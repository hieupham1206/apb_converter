==> flow/design.v <==
module apb_converter(
    input pclk,
    input presetn,
    input [7:0]write_addr,
    input [7:0]write_data,
    input write_req,
    output reg [7:0]pwdata,
    input pready,
    input read_req,
    input [7:0]read_addr,
    output reg [7:0]read_data,
    input  [7:0]prdata,
    output reg write_ack,
    output reg read_ack,
    output reg pwrite,
    output reg psel,
    output reg penable,
    output reg[7:0]paddr,
    output reg [1:0]stage
);
localparam IDLE = 2'b00;
localparam SETUP = 2'b01;
localparam ACCESS = 2'b10;
localparam WAIT = 2'b11;
always @(posedge pclk or negedge presetn) begin
    if(!presetn) begin
        stage <= IDLE;
        read_data <= 8'h00;
        write_ack <= 1'b0;
        read_ack <= 1'b0;
        pwrite <= 1'b0;
        psel <= 1'b0;
        penable <= 1'b0;
        pwdata <= 8'h00;
        paddr <= 8'h00;
    end
    else begin
        case(stage)
            IDLE:begin
                penable <= 0;
                if(write_req || read_req) begin
                    stage <= SETUP;
                end
                else begin
                stage <= IDLE; end
            end
            SETUP:begin
                psel <= 1;
                if(write_req) begin
                    pwdata <= write_data;
                    pwrite <= 1'b1;
                    paddr <= write_addr;
                    stage <= ACCESS;
                end
                else if (read_req) begin
                    pwrite <= 0;
                    paddr <= read_addr;
                    stage <= ACCESS;
                end
            end
            ACCESS:begin
                penable <= 1;
                if(pready) begin
                    if(write_req) begin
                    write_ack <= 1'b1;
                    psel <= 0;
                    penable <= 0;
                    pwrite <= 0;
                    stage <= WAIT;
                    end
                    else if(read_req) begin
                    read_ack <= 1'b1;
                    read_data <= prdata;
                    psel <= 0;
                    penable <=0;
                    stage <= WAIT;
                    end
                end
                else begin
                    stage <= ACCESS;
                end
            end
            WAIT: begin
                read_ack <= 1'b0;
                write_ack <= 1'b0;
                stage <= IDLE;
            end
      endcase
end
end
endmodule
From RTL to reports: apb_converter
Tool output for the design above, in the order of the flow. Line numbers count from 1 in the design file above. Library cell names are shortened. Not given: n/a

Top module: apb_converter. Clock port: pclk. Standard-cell library: sky130hd. Timing corner: tt_025C_1v80.

Word-level counts
Yosys after proc, flatten, opt, wreduce and memory -nomap, before mapping. Memory bits, and registers merged into a memory's read port (data or address), are not among the register bits. Print and check cells are not counted. Equal cells are merged and count once.

For multiplexer cells the number is 28. The figure for reductions and logical operators is 15. The figure for bitwise operators is 1. For equality and inequality tests the number is 10.

Operators by type and width (number): two-way mux 8 bit (2); two-way mux 1 bit (15); AND reduction 4 bit (3); parallel mux 1 bit (select 2 bit) (5); two-way mux 2 bit (5); AND reduction 3 bit (3); != test 2 bit with constant B (4); nonzero test 2 bit (4); parallel mux 2 bit (select 4 bit) (1); != test 3 bit with constant B (2); equality test 2 bit with constant B (2); AND reduction 2 bit (2); != test 4 bit with constant B (1); nonzero test 4 bit (1); equality test 2 x 1 -> 1 bit with constant B (1); logical NOT 2 bit (1); logical OR 1 bit (1); inverter 1 bit (1).

The figure for output and inout port bits is 31. Register bits: 31. Bits of input ports: 37.

Longest topological paths
Depth = most cells in a row (Yosys ltp): at word level without a register or memory, in the mapped netlist without a sequential cell, where the memories' decode and read muxes count.

Under depth after elaboration stands 4. The figure for ABC_AREA is 0. The figure for gate-level depth with buffers is 7. For depth with buffers taken out the number is 5.

Netlist
The flow's flattened synthesis, as Yosys stat reports it; memories are mapped. The netlist is that of the ABC_AREA named above (0 if unset); the other value can give another one.

Cells by type: dfrtp_1 (number 31, area in all 775.744 µm²); mux2_2 (number 14, area in all 157.651 µm²); ha_1 (number 5, area in all 62.56 µm²); nand3b_1 (number 8, area in all 60.058 µm²); o22ai_1 (number 9, area in all 56.304 µm²); a21oi_1 (number 10, area in all 50.048 µm²); o21ai_0 (number 9, area in all 45.043 µm²); nand4b_4 (number 1, area in all 23.773 µm²); mux2_1 (number 2, area in all 22.522 µm²); buf_2 (number 4, area in all 20.019 µm²); inv_1 (number 5, area in all 18.768 µm²); a311oi_2 (number 1, area in all 15.014 µm²); buf_4 (number 2, area in all 15.014 µm²); mux2_4 (number 1, area in all 15.014 µm²); nand2b_1 (number 2, area in all 12.512 µm²); nor3b_2 (number 1, area in all 12.512 µm²); nor4_2 (number 1, area in all 12.512 µm²); buf_6 (number 1, area in all 11.261 µm²).

Not listed: further types 13, cells in them 17.

For standard cells after synthesis the number is 124. The entry for buffers reads 7. Under sequential area stands 0.0007757 mm². The figure for flip-flops is 31. For cell area after synthesis the number is 0.0014889 mm².

Timing after synthesis
Source: OpenSTA report_checks on the synthesized netlist (no wires, ideal clock, input and output delay 20% of the period each), path of least setup slack; recovery checks are left aside. Register names are those of the netlist, which keeps one name where synthesis merged equal registers.

Kind: reg-to-reg. Start: reg stage[0]. End: reg stage[1]. The figure for launch time at the first pin is 0 ps. The figure for arrival is 1490 ps. For clock period the number is 1490 ps. For setup slack the number is -125 ps. The figure for driving pins on the path is 7. Path delay: 1615 ps. For synthesis period reached the number is 1615 ps.

"path delay" = arrival - input delay + setup time. "driving pins on the path": output pins that drive a net of the path, with the launching flip-flop's if there is one; two outputs of one cell count as two. "synthesis period reached" is the clock period less the worst setup slack; recovery checks do not enter. This is arithmetic on one report: input and output delays are still those of the set period (20% each). Between the ends stands the longest chain of elaborated cells between them, by number of cells; it is not shown to be the way that was timed. Of several equally long chains one is given. Each line given opens the expression or statement behind the cell; cells for indexed reads and writes are added by Yosys, which also makes memories of some case tables. A register here has more assigning lines than the two given.

Cell sequence: dfrtp_1 inv_1 ha_1 buf_6 nor4_2 a311oi_2 mux2_4. The figure for length of the longest elaborated chain is 3. For elaborated cells between the ends (all ways) the number is 9. Under source lines of those cells stands 1. Classes of those cells: 5 x eq/ne; 1 x mux; 3 x reduce/logical.

RTL lines, path post-synthesis: from (decl) (line 19) `output reg [1:0]stage`; from (assign) (line 27) `stage <= IDLE;`; from (assign) (line 42) `stage <= SETUP;`; logical NOT 2 bit (line 38) `case(stage)`; nonzero test 4 bit; AND reduction 3 bit; to (assign) (line 42); to (assign) (line 45) `stage <= IDLE; end`; to (decl) (line 19).

Timing after layout
From the final timing report of flow run B: the path of least setup slack in the routed layout; clock arrival at registers is part of the times. The path's times are printed in steps of 10 ps; the period is the one set.

Kind: reg-to-reg. Start: reg stage[0]. End: reg stage[1]. For setup slack the number is 100 ps. For clock period the number is 1810 ps. The figure for driving pins on the path is 6. The figure for launch time at the first pin is 270 ps. The figure for arrival is 1870 ps.

Between the ends stands the longest chain of elaborated cells between them, by number of cells; it is not shown to be the way that was timed. Of several equally long chains one is given. A register here has more assigning lines than the two given.

Cell sequence: dfrtp_1 inv_1 ha_1 nor4_2 a311oi_2 mux2_4. The figure for length of the longest elaborated chain is 3. For elaborated cells between the ends (all ways) the number is 9. Under source lines of those cells stands 1. Classes of those cells: 5 x eq/ne; 1 x mux; 3 x reduce/logical.

RTL lines, path after layout: from (decl) (line 19) `output reg [1:0]stage`; from (assign) (line 27) `stage <= IDLE;`; from (assign) (line 42) `stage <= SETUP;`; logical NOT 2 bit (line 38) `case(stage)`; nonzero test 4 bit; AND reduction 3 bit; to (assign) (line 42); to (assign) (line 45) `stage <= IDLE; end`; to (decl) (line 19).

Module apb_converter, platform sky130hd: 2 stored runs of the flow (Yosys, OpenROAD) with differing settings, in no particular order. Input and output delays are each 20% of the period that was set; the output load is 0.01 pF. "clock period achieved" = clock period - worst setup slack. The figure is calculated, with input and output delays left at 20% of the set period. "critical setup path time" is the time allowed to the run's worst setup path (the clock period less input and output delay, where it has them) less its slack. Clock arrival times count: a late capture clock shortens it, a late launch clock lengthens it. "overall power" is the tool's figure for a default switching activity; nothing was simulated. "critical setup path time" is given in steps of 10 ps.

Files of flow run A:
==> flow/run.sh <==
#!/bin/bash
# the make line also repeats the synthesis and layout settings of config.mk as NAME=value (left out here)
make -C /OpenROAD-flow-scripts/flow DESIGN_CONFIG=/design/flow/config.mk WORK_HOME=/design/flow/orfs CLKGATE_MAP_FILE= finish
==> flow/config.mk <==
export PLATFORM = sky130hd
export DESIGN_NAME = apb_converter
export DESIGN_NICKNAME = apb_converter
export VERILOG_FILES = /design/flow/design.v
export SDC_FILE = /design/flow/constraint.sdc
export NUM_CORES = 4
export LEC_CHECK = 0
export CAP_MARGIN = 20
export CORE_MARGIN = 9
export CORE_UTILIZATION = 72
export CTS_CLUSTER_SIZE = 46
export GPL_ROUTABILITY_DRIVEN = 0
export HOLD_SLACK_MARGIN = 0.12
export MAX_ROUTING_LAYER = met4
export PLACE_DENSITY_LB_ADDON = 0.06
export SETUP_SLACK_MARGIN = -0.08
export SLEW_MARGIN = 15
==> flow/constraint.sdc <==
create_clock -name core_clock -period 1.89 [get_ports {pclk}]
set_input_delay 0.3780 -clock core_clock [delete_from_list [all_inputs] [get_ports {pclk}]]
set_output_delay 0.3780 -clock core_clock [all_outputs]
set_load 0.01 [all_outputs]

Outcome of flow run A: not finished: placement ended with error FLW-0024.

Files of flow run B:
==> flow/run.sh <==
#!/bin/bash
# the make line also repeats the synthesis and layout settings of config.mk as NAME=value (left out here)
make -C /OpenROAD-flow-scripts/flow DESIGN_CONFIG=/design/flow/config.mk WORK_HOME=/design/flow/orfs CLKGATE_MAP_FILE= finish
==> flow/config.mk <==
export PLATFORM = sky130hd
export DESIGN_NAME = apb_converter
export DESIGN_NICKNAME = apb_converter
export VERILOG_FILES = /design/flow/design.v
export SDC_FILE = /design/flow/constraint.sdc
export NUM_CORES = 4
export LEC_CHECK = 0
export CAP_MARGIN = 20
export CORE_MARGIN = 2
export CORE_UTILIZATION = 40
export SLEW_MARGIN = 20
==> flow/constraint.sdc <==
create_clock -name core_clock -period 1.81 [get_ports {pclk}]
set_input_delay 0.3620 -clock core_clock [delete_from_list [all_inputs] [get_ports {pclk}]]
set_output_delay 0.3620 -clock core_clock [all_outputs]
set_load 0.01 [all_outputs]

Results of flow run B. The utilization after layout stands at 0.653. The sum of negative setup slack reads 0 ps. The worst setup slack after layout stands at 97 ps. The std-cell area (final layout) stands at 0.002356 mm². The synthesized cell area stands at 0.0014889 mm². The overall power comes to 0.003901 W. The critical setup path time reads 1,710 ps. Critical path type: reg-to-reg. The overall die area comes to 0.0042263 mm². The measured clock period achieved is 1,713 ps.
